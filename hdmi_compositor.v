==> flow/design.v <==
module hdmi_compositor (
    input wire       pixel_clk,
    input wire       rst,
    input wire       active,
    input wire [10:0] x_coord,
    input wire [9:0]  y_coord,
    output reg  [$clog2(224*224)-1:0] img_rom_addr,
    input wire  [23:0]                img_rom_data,
    output reg  [$clog2(80)-1:0]      text_rom_addr,
    input wire  [7:0]                text_rom_data,
    output reg  [$clog2(128*8)-1:0]   font_rom_addr,
    input wire  [7:0]                font_rom_data,
    input wire        enable_image,
    input wire        enable_text,
    output reg [7:0] pdata_r,
    output reg [7:0] pdata_g,
    output reg [7:0] pdata_b
);
localparam IMG_WIDTH  = 224;
localparam IMG_HEIGHT = 224;
localparam IMG_X_START = 528;
localparam IMG_Y_START = 248;
localparam FONT_WIDTH  = 8;
localparam FONT_HEIGHT = 8;
localparam SCALE_FACTOR = 4;
localparam SCALED_WIDTH = FONT_WIDTH * SCALE_FACTOR;
localparam SCALED_HEIGHT = FONT_HEIGHT * SCALE_FACTOR;
localparam TEXT_X_START = 448;
localparam TEXT_Y_START = 344;
localparam TEXT_LENGTH = 20;
localparam COLOR_BLACK = 24'h000000;
localparam COLOR_WHITE = 24'hFFFFFF;
wire [10:0] x_img_prefetch = x_coord + 2;
wire in_img_area = (x_coord >= IMG_X_START) && (x_coord < IMG_X_START + IMG_WIDTH) &&
                   (y_coord >= IMG_Y_START) && (y_coord < IMG_Y_START + IMG_HEIGHT);
wire in_img_prefetch_area = (x_img_prefetch >= IMG_X_START) && (x_img_prefetch < IMG_X_START + IMG_WIDTH) &&
                            (y_coord >= IMG_Y_START) && (y_coord < IMG_Y_START + IMG_HEIGHT);
wire [7:0] img_x_prefetch = x_img_prefetch - IMG_X_START;
wire [7:0] img_y_prefetch = y_coord - IMG_Y_START;
reg [23:0] img_data_delayed;
reg        in_img_area_delayed;
wire [10:0] x_text_plus3 = x_coord + 3;
wire [6:0] text_col_plus3 = (x_text_plus3 >= TEXT_X_START && 
                            x_text_plus3 < TEXT_X_START + TEXT_LENGTH * SCALED_WIDTH) ?
                           ((x_text_plus3 - TEXT_X_START) / SCALED_WIDTH) : 0;
wire [2:0] text_y_sub_plus3 = (y_coord >= TEXT_Y_START && 
                              y_coord < TEXT_Y_START + SCALED_HEIGHT) ?
                             (((y_coord - TEXT_Y_START) % SCALED_HEIGHT) / SCALE_FACTOR) : 0;
wire [2:0] text_x_sub = (x_coord >= TEXT_X_START && 
                        x_coord < TEXT_X_START + TEXT_LENGTH * SCALED_WIDTH) ?
                       (((x_coord - TEXT_X_START) % SCALED_WIDTH) / SCALE_FACTOR) : 0;
wire is_text_area = (y_coord >= TEXT_Y_START) && (y_coord < TEXT_Y_START + SCALED_HEIGHT) &&
                    (x_coord >= TEXT_X_START) && (x_coord < TEXT_X_START + TEXT_LENGTH * SCALED_WIDTH);
reg [7:0] text_rom_data_d1, text_rom_data_d2;
reg [7:0] font_rom_data_d1, font_rom_data_d2;
reg [2:0] text_x_sub_d1, text_x_sub_d2;
reg        is_text_area_d1, is_text_area_d2;
wire [7:0] safe_text_rom_data = (text_rom_data < 128) ? text_rom_data : 8'h3F;
always @(posedge pixel_clk) begin
    if (rst) begin
        pdata_r <= 0; pdata_g <= 0; pdata_b <= 0;
        img_rom_addr <= 0; text_rom_addr <= 0; font_rom_addr <= 0;
        img_data_delayed <= 0; in_img_area_delayed <= 0;
        text_rom_data_d1 <= 0; text_rom_data_d2 <= 0;
        font_rom_data_d1 <= 0; font_rom_data_d2 <= 0;
        text_x_sub_d1 <= 0; text_x_sub_d2 <= 0;
        is_text_area_d1 <= 0; is_text_area_d2 <= 0;
    end else if (~active) begin
        pdata_r <= 0; pdata_g <= 0; pdata_b <= 0;
        img_rom_addr <= 0; text_rom_addr <= 0; font_rom_addr <= 0;
    end else begin
        if (enable_image && in_img_prefetch_area) begin
            img_rom_addr <= img_y_prefetch * IMG_WIDTH + img_x_prefetch;
        end else begin
            img_rom_addr <= 0;
        end
        if (enable_text && (y_coord >= TEXT_Y_START) && (y_coord < TEXT_Y_START + SCALED_HEIGHT)) begin
            text_rom_addr <= text_col_plus3;
            font_rom_addr <= (safe_text_rom_data * FONT_HEIGHT) + text_y_sub_plus3;
        end else begin
            text_rom_addr <= 0;
            font_rom_addr <= 0;
        end
        img_data_delayed <= img_rom_data;
        in_img_area_delayed <= in_img_area;
        text_rom_data_d1 <= safe_text_rom_data;
        text_rom_data_d2 <= text_rom_data_d1;
        font_rom_data_d1 <= font_rom_data;
        font_rom_data_d2 <= font_rom_data_d1;
        text_x_sub_d1 <= text_x_sub;
        text_x_sub_d2 <= text_x_sub_d1;
        is_text_area_d1 <= is_text_area;
        is_text_area_d2 <= is_text_area_d1;
        if (enable_text && is_text_area_d2) begin
            if (font_rom_data_d2[7 - text_x_sub_d2]) begin
                pdata_r <= COLOR_WHITE[23:16];
                pdata_g <= COLOR_WHITE[15:8];
                pdata_b <= COLOR_WHITE[7:0];
            end else begin
                if (enable_image && in_img_area_delayed) begin
                    pdata_r <= img_data_delayed[23:16];
                    pdata_g <= img_data_delayed[15:8];
                    pdata_b <= img_data_delayed[7:0];
                end else begin
                    pdata_r <= COLOR_BLACK[23:16];
                    pdata_g <= COLOR_BLACK[15:8];
                    pdata_b <= COLOR_BLACK[7:0];
                end
            end
        end else if (enable_image && in_img_area_delayed) begin
            pdata_r <= img_data_delayed[23:16];
            pdata_g <= img_data_delayed[15:8];
            pdata_b <= img_data_delayed[7:0];
        end else begin
            pdata_r <= COLOR_BLACK[23:16];
            pdata_g <= COLOR_BLACK[15:8];
            pdata_b <= COLOR_BLACK[7:0];
        end
    end
end
endmodule
From RTL to reports: hdmi_compositor
What the tools print for hdmi_compositor, step after step. Line numbers count from 1 in the design file above. Operators carry their Yosys type and port widths (W data, S select, Z words). Library cell names are shortened. The mark -- stands for no value.

Design top: hdmi_compositor. Clock input: pixel_clk. Standard-cell library: sky130hd. Library corner: tt_025C_1v80.

Elaborated design
Source: Yosys, flattened and elaborated, memories not mapped. Widths are those after wreduce. Registers that Yosys merges into a memory's read port (data or address) are not register bits. Print and check cells do not count. Equal cells are merged and count once.

The entry for $add $sub $neg reads 10. The entry for multipliers reads 1. The entry for $lt $le $gt $ge reads 13. The figure for shift operators is 1. The figure for muxes and demuxes is 12. Bitwise operators: 4. The figure for reduce/logical cells is 20.

Operators by type and width (count): $mux W8 (9); $mul A8 B3 Y11 const B (1); $ge A11 B10 Y1 const B (2); $lt A11 B10 Y1 const B (2); $lt A11 B11 Y1 const B (2); $add A11 B2 Y11 const B (2); $ge A11 B9 Y1 const B (2); $lt A10 B9 Y1 const B (2); $logic_and A1 B1 Y1 (16); $add A16 B8 Y16 (1); $sub A11 B9 Y12 const B (1); $add A10 B3 Y10 (1); $ge A10 B8 Y1 const B (1); $ge A10 B9 Y1 const B (1); $shiftx A8 B4 Y1 (1); $sub A8 B5 Y8 const B (1); $sub A8 B8 Y8 const B (1); $lt A8 B8 Y1 const B (1); $mux W7 (1); $reduce_or A3 Y1 (2); $mux W3 (2); $sub A5 B1 Y5 const B (1); $sub A5 B5 Y5 const B (1); $not A1 Y1 (4); $sub A3 B3 Y4 const A (1); $reduce_or A4 Y1 (1); $reduce_or A2 Y1 (1).

The figure for register bits after elaboration is 106. For input port bits the number is 66. Output and inout bits: 57.

Logic depth
Longest topological path by Yosys (ltp), each cell counted once; first at word level (registers and memories cut), then after technology mapping (sequential cells cut; the memories' decode and read muxes count).

Word-level depth: 8. For ABC_AREA the number is 1. The entry for gate-level depth with buffers reads 23. For gate-level depth less buffers the number is 22.

After synthesis
Source: synth_stat.txt of the flow (Yosys; design flattened, memories mapped). It holds for the ABC_AREA given above (unset counts as 0); a run with the other value may have another netlist.

Under cell count stands 674. Mapped area: 0.0049985 mm^2. For mapped flip-flops the number is 106. For buffers the number is 24.

Cell types: dfxtp_1 (count 106, area in all 2.12E+03 um^2); nor2_1 (count 140, area in all 525.504 um^2); nand2_1 (count 119, area in all 446.678 um^2); ha_1 (count 22, area in all 275.264 um^2); o21ai_0 (count 53, area in all 265.254 um^2); inv_1 (count 66, area in all 247.738 um^2); a21oi_1 (count 39, area in all 195.187 um^2); nand3_1 (count 23, area in all 115.11 um^2); nor2_4 (count 9, area in all 101.347 um^2); fa_1 (count 5, area in all 100.096 um^2); xnor2_1 (count 11, area in all 96.342 um^2); xor2_1 (count 10, area in all 87.584 um^2); clkbuf_1 (count 19, area in all 71.318 um^2); nand4_1 (count 9, area in all 56.304 um^2); nor2_2 (count 9, area in all 56.304 um^2); nand3_2 (count 3, area in all 30.029 um^2); nand2_2 (count 3, area in all 18.768 um^2); xor2_2 (count 1, area in all 16.266 um^2).

Not listed: further types 18, cells in them 27.

Path before layout
Path of least setup slack by OpenSTA after synthesis, without wires, with an ideal clock, recovery checks aside; 20% of the period is set as input and as output delay. Where synthesis merged equal registers, the netlist keeps one of their names.

Kind: input port to flip-flop. From: input port y_coord[3]. To: register img_rom_addr[15]. The entry for period reads 3.78 ns. Under input delay stands 0.756 ns. Under setup time stands 0.113 ns. For time at the first pin the number is 0.756 ns. The figure for arrival is 2.924 ns. For setup slack the number is 0.743 ns. The figure for delay of the path is 2.281 ns. For stages the number is 14. Buffers on the path: 0. The figure for period reached after synthesis is 3.037 ns.

"delay of the path" = arrival - input delay + setup time. "stages": output pins that drive a net of the path, with the launching flip-flop's if there is one; two outputs of one cell count as two. "period reached after synthesis" = period - worst setup slack (recovery checks aside). The figure is calculated, with input and output delays left at 20% of the set period. Between the ends stands the longest chain of elaborated cells between them, by number of cells; it is not shown to be the way that was timed. Of several equally long chains one is given. Each line given opens the expression or statement behind the cell; cells for indexed reads and writes are added by Yosys, which also makes memories of some case tables. At most two assigning lines are given for a register; there are more.

Cells stage by stage: ha_1 > xor2_1 > inv_1 > fa_1 > inv_1 > ha_1 > a21oi_1 > nand3_1 > nand2_1 > nand2_1 > nor2_1 > nand3_1 > nor2_1 > nor2_1. The entry for length of the longest elaborated chain reads 6. For elaborated cells between the ends (all ways) the number is 10.

Ends and longest elaborated chain, after synthesis: start: declaration (RTL line 6) `input wire [9:0]  y_coord,`; $ge A10 B8 Y1 (RTL line 37) `(y_coord >= IMG_Y_START) && (y_coord < IMG_Y_START + IMG_HEIGHT);`; $logic_and A1 B1 Y1 x2 (RTL line 36) `wire in_img_prefetch_area = (x_img_prefetch >= IMG_X_START) && (x_img_prefetch < IMG_X_START + IMG_WIDTH) &&`; $logic_and A1 B1 Y1 (RTL line 72) `if (enable_image && in_img_prefetch_area) begin`; $not A1 Y1; $reduce_or A3 Y1; end: assignment (RTL line 70) `img_rom_addr <= 0; text_rom_addr <= 0; font_rom_addr <= 0;`; end: assignment (RTL line 73) `img_rom_addr <= img_y_prefetch * IMG_WIDTH + img_x_prefetch;`; end: declaration (RTL line 7) `output reg  [$clog2(224*224)-1:0] img_rom_addr,`.

Worst path after layout
Path of least setup slack in the final report of flow run A (OpenROAD, finished layout, wires in). Where an end is a register, its clock arrival counts in the times.

Kind: input port to flip-flop. From: input port y_coord[4]. To: register img_rom_addr[15]. The entry for period reads 2.26 ns. Under input delay stands 0.45 ns. Under setup time stands 0.10 ns. For time at the first pin the number is 0.45 ns. The figure for arrival is 2.65 ns. For setup slack the number is -0.13 ns. For stages the number is 18. Buffers on the path: 1.

Between the ends stands the longest chain of elaborated cells between them, by number of cells; it is not shown to be the way that was timed. Of several equally long chains one is given. At most two assigning lines are given for a register; there are more.

Cells stage by stage: buf_4 > nand2_2 > inv_2 > nand2_4 > xnor2_4 > inv_2 > fa_1 > inv_2 > ha_4 > nand2_2 > nor2_1 > nand2_1 > nand4_1 > nand2_4 > nor2_2 > nand3_2 > nor2_1 > nor2_1. The entry for length of the longest elaborated chain reads 6. For elaborated cells between the ends (all ways) the number is 10.

Ends and longest elaborated chain, post-layout: start: declaration (RTL line 6) `input wire [9:0]  y_coord,`; $ge A10 B8 Y1 (RTL line 37) `(y_coord >= IMG_Y_START) && (y_coord < IMG_Y_START + IMG_HEIGHT);`; $logic_and A1 B1 Y1 x2 (RTL line 36) `wire in_img_prefetch_area = (x_img_prefetch >= IMG_X_START) && (x_img_prefetch < IMG_X_START + IMG_WIDTH) &&`; $logic_and A1 B1 Y1 (RTL line 72) `if (enable_image && in_img_prefetch_area) begin`; $not A1 Y1; $reduce_or A3 Y1; end: assignment (RTL line 70) `img_rom_addr <= 0; text_rom_addr <= 0; font_rom_addr <= 0;`; end: assignment (RTL line 73) `img_rom_addr <= img_y_prefetch * IMG_WIDTH + img_x_prefetch;`; end: declaration (RTL line 7) `output reg  [$clog2(224*224)-1:0] img_rom_addr,`.

Hand-over note for hdmi_compositor

2 stored runs of hdmi_compositor in the flow (synthesis by Yosys, layout by OpenROAD, sky130hd cells), in arbitrary order. Constraints: input delay and output delay 20% of the set period each, output load 0.01 pF. "period reached" is the run's clock period less its worst setup slack. It is reckoned from that one timing run; input and output delays stay at 20% of the period that was set. "worst path time" = time allowed to the worst setup path (clock period - input delay - output delay, where it has them) - its slack; a late launch clock adds to it, a late capture clock takes from it. By "total power of the final layout" is meant OpenSTA's value without simulated activity: inputs other than the clock are taken to toggle once in ten clock periods, and the tool carries that through the logic.

Flow run A has these settings: period_ns 2.26; CORE_UTILIZATION 18; SETUP_SLACK_MARGIN -0.12; CORE_ASPECT_RATIO 1.42; CELL_PAD_IN_SITES_DETAIL_PLACEMENT 0; ABC_AREA 1; CAP_MARGIN 0; MIN_ROUTING_LAYER met2; MAX_ROUTING_LAYER met4; CORE_MARGIN 2; SLEW_MARGIN 20. The mapped cell area after synthesis stands at 0.0049985 mm^2. The total die area stands at 0.0291394 mm^2. The standard-cell area after layout is 0.0080239 mm^2. The utilization after routing is 0.294. The setup slack of the critical path reads -0.133 ns. The measured total negative slack is -0.559 ns. The smallest hold slack is 0.372 ns. For the total power of the final layout the run shows 5.204 mW. The period reached stands at 2.393 ns. The measured worst path time is 1.94 ns. Type of the worst setup path: input port to flip-flop.

Flow run B has these settings: period_ns 3.72; CORE_UTILIZATION 55; CAP_MARGIN 20; CORE_MARGIN 2; SLEW_MARGIN 20. The mapped cell area after synthesis stands at 0.0048859 mm^2. The total die area stands at 0.0096531 mm^2. The standard-cell area after layout is 0.0066701 mm^2. The utilization after routing is 0.769. The setup slack of the critical path reads 0.145 ns. The measured total negative slack is 0.000 ns. The smallest hold slack is 0.458 ns. For the total power of the final layout the run shows 2.552 mW. The period reached stands at 3.575 ns. The measured worst path time is 2.83 ns. Type of the worst setup path: input port to flip-flop.

End of note.
