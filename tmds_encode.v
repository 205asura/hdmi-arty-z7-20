==> flow/design.v <==
module tmds_encode (
    input pixel_clk,                                  
    input rst,                                        
    input [1:0] ctl,                                  
    input active,                                     
    input [7:0] pdata,                                
    output [9:0] tmds_data                            
);
integer i, j;
reg [8:0] p_xor, p_xor_1;                             
reg [8:0] p_xnor, p_xnor_1;                           
reg active_1;
reg [1:0] ctl_1;
reg [7:0] pdata_1;
reg [3:0] ones_1;                                     
reg [3:0] ones_xor;                                   
reg [3:0] ones_xnor;                                  
reg active_2;
reg [1:0] ctl_2;
reg [8:0] pdata_2;
reg [3:0] ones_2;                                     
reg [3:0] zeros_2;                                    
reg signed [5:0] diff_2;                              
reg signed [5:0] disparity;                           
reg [9:0] tdata;                                      
always @(*)
begin
    p_xor[0] = pdata[0];
    for (i=1; i<8; i=i+1) begin
        p_xor[i] = p_xor[i-1] ^ pdata[i];
    end
    p_xor[8] = 1'b1;
end
always @(*)
begin
    p_xnor[0] = pdata[0];
    for (j=1; j<8; j=j+1) begin
        p_xnor[j] = p_xnor[j-1] ~^ pdata[j];
    end
    p_xnor[8] = 1'b0;
end
always @(posedge pixel_clk)
begin
    active_1  <= active;
    ctl_1     <= ctl;
    pdata_1   <= pdata;
    ones_1    <= pdata[0] + pdata[1] + pdata[2] + pdata[3] + pdata[4] + pdata[5] + pdata[6] + pdata[7];
    ones_xor  <= p_xor[0] + p_xor[1] + p_xor[2] + p_xor[3] + p_xor[4] + p_xor[5] + p_xor[6] + p_xor[7];
    ones_xnor <= p_xnor[0] + p_xnor[1] + p_xnor[2] + p_xnor[3] + p_xnor[4] + p_xnor[5] + p_xnor[6] + p_xnor[7];
    p_xor_1  <= p_xor;
    p_xnor_1 <= p_xnor;
end
always @(posedge pixel_clk)
begin
    active_2  <= active_1;
    ctl_2     <= ctl_1;
    if ((ones_1 >4) || (ones_1 == 4 && pdata_1[0] == 1'b0)) begin
        pdata_2  <= p_xnor_1;
        ones_2   <= ones_xnor;
        zeros_2  <= 8 - ones_xnor;
        diff_2   <= $signed(ones_xnor) + $signed(ones_xnor) - 8;
    end else begin
        pdata_2  <= p_xor_1;
        ones_2   <= ones_xor;
        zeros_2  <= 8 - ones_xor;
        diff_2   <= $signed(ones_xor) + $signed(ones_xor) - 8;
    end
end
always @(posedge pixel_clk)
begin
    if (rst) begin
        tdata <= 10'b 11_0101_0100;
        disparity <= 0;
    end else if (~active_2) begin                             
        if (ctl == 2'b00) begin
            tdata <= 10'b 11_0101_0100;
        end else if (ctl == 2'b01) begin
            tdata <= 10'b 00_1010_1011;
        end else if (ctl == 2'b10) begin
            tdata <= 10'b 01_0101_0100;
        end else begin
            tdata <= 10'b 10_1010_1011;
        end
        disparity <= 0;                                       
    end else begin                                            
        if ((disparity == 0) || (ones_2 == 4)) begin
            if (pdata_2[8]) begin
                tdata <= {1'b0, 1'b1, pdata_2[7:0]};
                disparity <= disparity + diff_2;
            end else begin
                tdata <= {1'b1, 1'b0, ~pdata_2[7:0]};
                disparity <= disparity - diff_2;
            end
        end else begin
            if ((disparity > 0 && ones_2 > 4) || (disparity < 0 && ones_2 < 4)) begin
                if (pdata_2[8]) begin
                    tdata <= {1'b1, 1'b1, ~pdata_2[7:0]};
                    disparity <= disparity - diff_2 + 2;
                end else begin
                    tdata <= {1'b1, 1'b0, ~pdata_2[7:0]};
                    disparity <= disparity - diff_2;
                end
            end else begin
                if (pdata_2[8]) begin
                    tdata <= {1'b0, 1'b1, pdata_2[7:0]};
                    disparity <= disparity + diff_2;
                end else begin
                    tdata <= {1'b0, 1'b0, pdata_2[7:0]};
                    disparity <= disparity + diff_2 - 2;
                end
            end
        end
    end
end
assign tmds_data = tdata;
endmodule
[Reports on tmds_encode]
What the tools print for tmds_encode, step after step.
Line numbers count from 1 in the design file above.
Library cell names are shortened.
A cell with n/a has no value.
Set-up
  top: tmds_encode
  clock input: pixel_clk
  cell library: sky130hd
  corner: tt_025C_1v80

[Word level]
Yosys after proc, flatten, opt, wreduce and memory -nomap, before mapping. Enables and synchronous resets that opt folds into registers are not counted as muxes. Memory bits, and registers merged into a memory's read port (data or address), are not among the register bits. Print and check cells are not counted.
Bit counts
  bits in registers: 66
  bits of input ports: 13
  output and inout port bits: 10
  elaborated cells: 96
Cells by class
  $add $sub $neg: 31
  order comparisons: 5
  equality and inequality tests: 4
  muxes and demuxes: 17
  bitwise gates (word level): 17
  reduce/logical cells: 9
Operators by type and width (count)
  10-bit 2-to-1 mux: 7
  4-bit by 1-bit adder with 4-bit output: 12
  6-bit 2-to-1 mux: 6
  9-bit 2-to-1 mux: 3
  3-bit by 1-bit adder with 4-bit output: 3
  5-bit by 5-bit subtractor with 6-bit output (second input constant): 2
  6-bit adder: 2
  6-bit subtractor: 2
  4-bit by 4-bit adder with 5-bit output: 2
  2-bit by 1-bit adder with 3-bit output: 3
  4-bit by 3-bit greater-than comparator with 1-bit output (second input constant): 2
  4-bit by 3-bit equality test with 1-bit output (second input constant): 2
  8-bit inverter: 1
  1-bit bitwise XNOR: 7
  1-bit XOR: 7
  1-bit by 1-bit adder with 2-bit output: 3
  6-bit by 1-bit greater-than comparator with 1-bit output (second input constant): 1
  6-bit by 1-bit less-than comparator with 1-bit output (second input constant): 1
  6-bit by 3-bit adder with 6-bit output (second input constant): 1
  6-bit by 3-bit subtractor with 6-bit output (second input constant): 1
  6-bit logical NOT: 1
  4-bit by 3-bit less-than comparator with 1-bit output (second input constant): 1
  4-bit 2-to-1 mux: 1
  1-bit logical AND: 3
  1-bit logical OR: 3
  1-bit inverter: 2
  2-bit by 1-bit equality test with 1-bit output (second input constant): 1
  2-bit equality test (second input constant): 1
Other operator kinds: 2; their cells: 2.

[Logic depth]
Yosys ltp: most cells in a row. Word level: on the elaborated netlist, between registers, memories and ports. Mapped: between sequential cells and ports; inverters and the memories' decode and read muxes count.
Logic depth
  word-level depth: 8
  ABC_AREA: 1
  gate-level depth with buffers: 17
  gate-level depth less buffers: 17

[Synthesis result]
Source: synth_stat.txt of the flow (Yosys; design flattened, memories mapped). It holds for the ABC_AREA given above (unset counts as 0); a run with the other value may have another netlist.
Synthesis totals
  cell count: 450
  mapped area: 3460.8 um2
  sequential part of the area: 1201.2 um2
  mapped flip-flops: 60
  buffer cells: 7
Cell types
  dfxtp_1: count 60, total area 1.2E+03 um2
  nand2_1: count 124, total area 465.446 um2
  ha_1: count 34, total area 425.408 um2
  inv_1: count 80, total area 300.288 um2
  fa_1: count 13, total area 260.25 um2
  nand3_1: count 44, total area 220.211 um2
  a21oi_1: count 15, total area 75.072 um2
  nand3_2: count 7, total area 70.067 um2
  o21ai_0: count 14, total area 70.067 um2
  nor2_1: count 16, total area 60.058 um2
  nand2_4: count 4, total area 45.043 um2
  nand4_1: count 7, total area 43.792 um2
  xnor2_1: count 4, total area 35.034 um2
  xor2_1: count 3, total area 26.275 um2
  nand2_2: count 4, total area 25.024 um2
  buf_2: count 4, total area 20.019 um2
  nand3_4: count 1, total area 17.517 um2
  xor2_2: count 1, total area 16.266 um2
Not listed: further types 8, cells in them 15.

[Timing after synthesis]
Path of least setup slack by OpenSTA after synthesis, without wires, with an ideal clock, recovery checks aside; 20% of the period is set as input and as output delay. Where synthesis merged equal registers, the netlist keeps one of their names.
Timing after synthesis
  kind: in2reg
  start point: input port pdata[0]
  end point: register ones_xor[2]
  period: 4.74 ns
  input delay: 0.948 ns
  setup time: 0.118 ns
  time at the first pin: 0.948 ns
  arrival: 3.323 ns
  data required time: 4.622 ns
  slack: 1.299 ns
  delay of the path: 2.493 ns
  stages on the path: 14
  buffers on the path: 0
  period reached after synthesis: 3.441 ns
"delay of the path" = arrival - input delay + setup time.
"stages on the path": output pins that drive a net of the path, with the launching flip-flop's if there is one; two outputs of one cell count as two.
"period reached after synthesis" = period - worst setup slack (recovery checks aside). The figure is calculated, with input and output delays left at 20% of the set period.
Between the ends stands the longest chain of elaborated cells between them, by number of cells; it is not shown to be the way that was timed. Of several equally long chains one is given.
A line is the first line of the expression or statement that the cell stems from. Yosys adds cells for indexed reads and writes and turns some case tables into memories.
On the way, after synthesis
  cell sequence: ha_1 nand2_1 nand3_4 nand2_4 nand2_4 nand3_1 nand3_1 nand3_1 nand2_1 fa_1 ha_1 inv_1 fa_1 xnor2_1
  length of the longest elaborated chain: 8
  elaborated cells on any way between the ends: 14
  source lines of those cells: 2
  those cells by class: add/sub: 7; logic: 7
RTL lines, path after synthesis
  start: declaration: RTL line 6  | input [7:0] pdata,
  1-bit XOR x7: RTL line 30  | p_xor[i] = p_xor[i-1] ^ pdata[i];
  4-bit by 1-bit adder with 4-bit output: RTL line 48  | ones_xor  <= p_xor[0] + p_xor[1] + p_xor[2] + p_xor[3] + p_xor[4] + p_xor[5] + p_xor[6] + p_xor[7];
  end: assignment: RTL line 48
  end: declaration: RTL line 16  | reg [3:0] ones_xor;
Nets of the timed path that keep an RTL name, with a line that drives or declares them; the list need not be complete.
Named nets, after synthesis (RTL line)
  p_xor[3]: 30
  p_xor[7]: 30

[Path in the finished layout]
From the final timing report of flow run 1: the path of least setup slack in the routed layout; clock arrival at registers is part of the times.
Timing after layout
  kind: in2reg
  start point: input port pdata[0]
  end point: register ones_xor[1]
  period: 2.34 ns
  input delay: 0.47 ns
  setup time: 0.10 ns
  time at the first pin: 0.47 ns
  arrival: 3.18 ns
  data required time: 2.58 ns
  slack: -0.60 ns
  stages on the path: 15
  buffers on the path: 1
Between the ends stands the longest chain of elaborated cells between them, by number of cells; it is not shown to be the way that was timed. Of several equally long chains one is given.
On the way, after layout
  cell sequence: buf_8 ha_4 inv_4 nand2_4 nand3_4 nand3_1 nand3_1 nand3_2 nand3_4 nand2_4 fa_1 ha_2 inv_2 fa_2 inv_1
  length of the longest elaborated chain: 8
  elaborated cells on any way between the ends: 14
  source lines of those cells: 2
  those cells by class: add/sub: 7; logic: 7
RTL lines, path after layout
  start: declaration: RTL line 6  | input [7:0] pdata,
  1-bit XOR x7: RTL line 30  | p_xor[i] = p_xor[i-1] ^ pdata[i];
  4-bit by 1-bit adder with 4-bit output: RTL line 48  | ones_xor  <= p_xor[0] + p_xor[1] + p_xor[2] + p_xor[3] + p_xor[4] + p_xor[5] + p_xor[6] + p_xor[7];
  end: assignment: RTL line 48
  end: declaration: RTL line 16  | reg [3:0] ones_xor;
Nets of the timed path that keep an RTL name, with a line that drives or declares them; the list need not be complete.
Named nets, after layout
  p_xor[1]: RTL line 30
  p_xnor[1]: RTL line 38  | p_xnor[j] = p_xnor[j-1] ~^ pdata[j];
  p_xor[7]: RTL line 30

Top module tmds_encode; platform sky130hd; tools Yosys and OpenROAD; 2 stored runs in no particular order. Input and output delays are each 20% of the period that was set; the output load is 0.01 pF.
"period reached" is the run's clock period less its worst setup slack. It is reckoned from that one timing run; input and output delays stay at 20% of the period that was set.
"power": no workload was simulated; the value follows from the tool's default switching activity.

==> flow run 1: settings <==
{ "period_ns": 2.34, "CORE_UTILIZATION": 66, "SETUP_SLACK_MARGIN": -0.19, "PLACE_DENSITY_LB_ADDON": 0.28, "ABC_AREA": 1, "CAP_MARGIN": 20, "CORE_MARGIN": 2, "SLEW_MARGIN": 20 }
==> flow run 1: results <==
post-synthesis cell area: 3460.8 um2
std-cell area (final layout): 4481.8 um2
period reached: 2.941 ns
overall die area: 5839.2 um2
setup slack of the worst path: -0.601 ns
power: 6.607 mW
setup TNS: -3.332 ns

==> flow run 2: settings <==
{ "period_ns": 3.65, "CORE_UTILIZATION": 46, "CAP_MARGIN": 20, "CORE_MARGIN": 2, "SLEW_MARGIN": 20 }
==> flow run 2: results <==
post-synthesis cell area: 3229.3 um2
std-cell area (final layout): 3852.4 um2
period reached: 3.415 ns
overall die area: 7706.2 um2
setup slack of the worst path: 0.235 ns
power: 3.747 mW
setup TNS: 0.000 ns
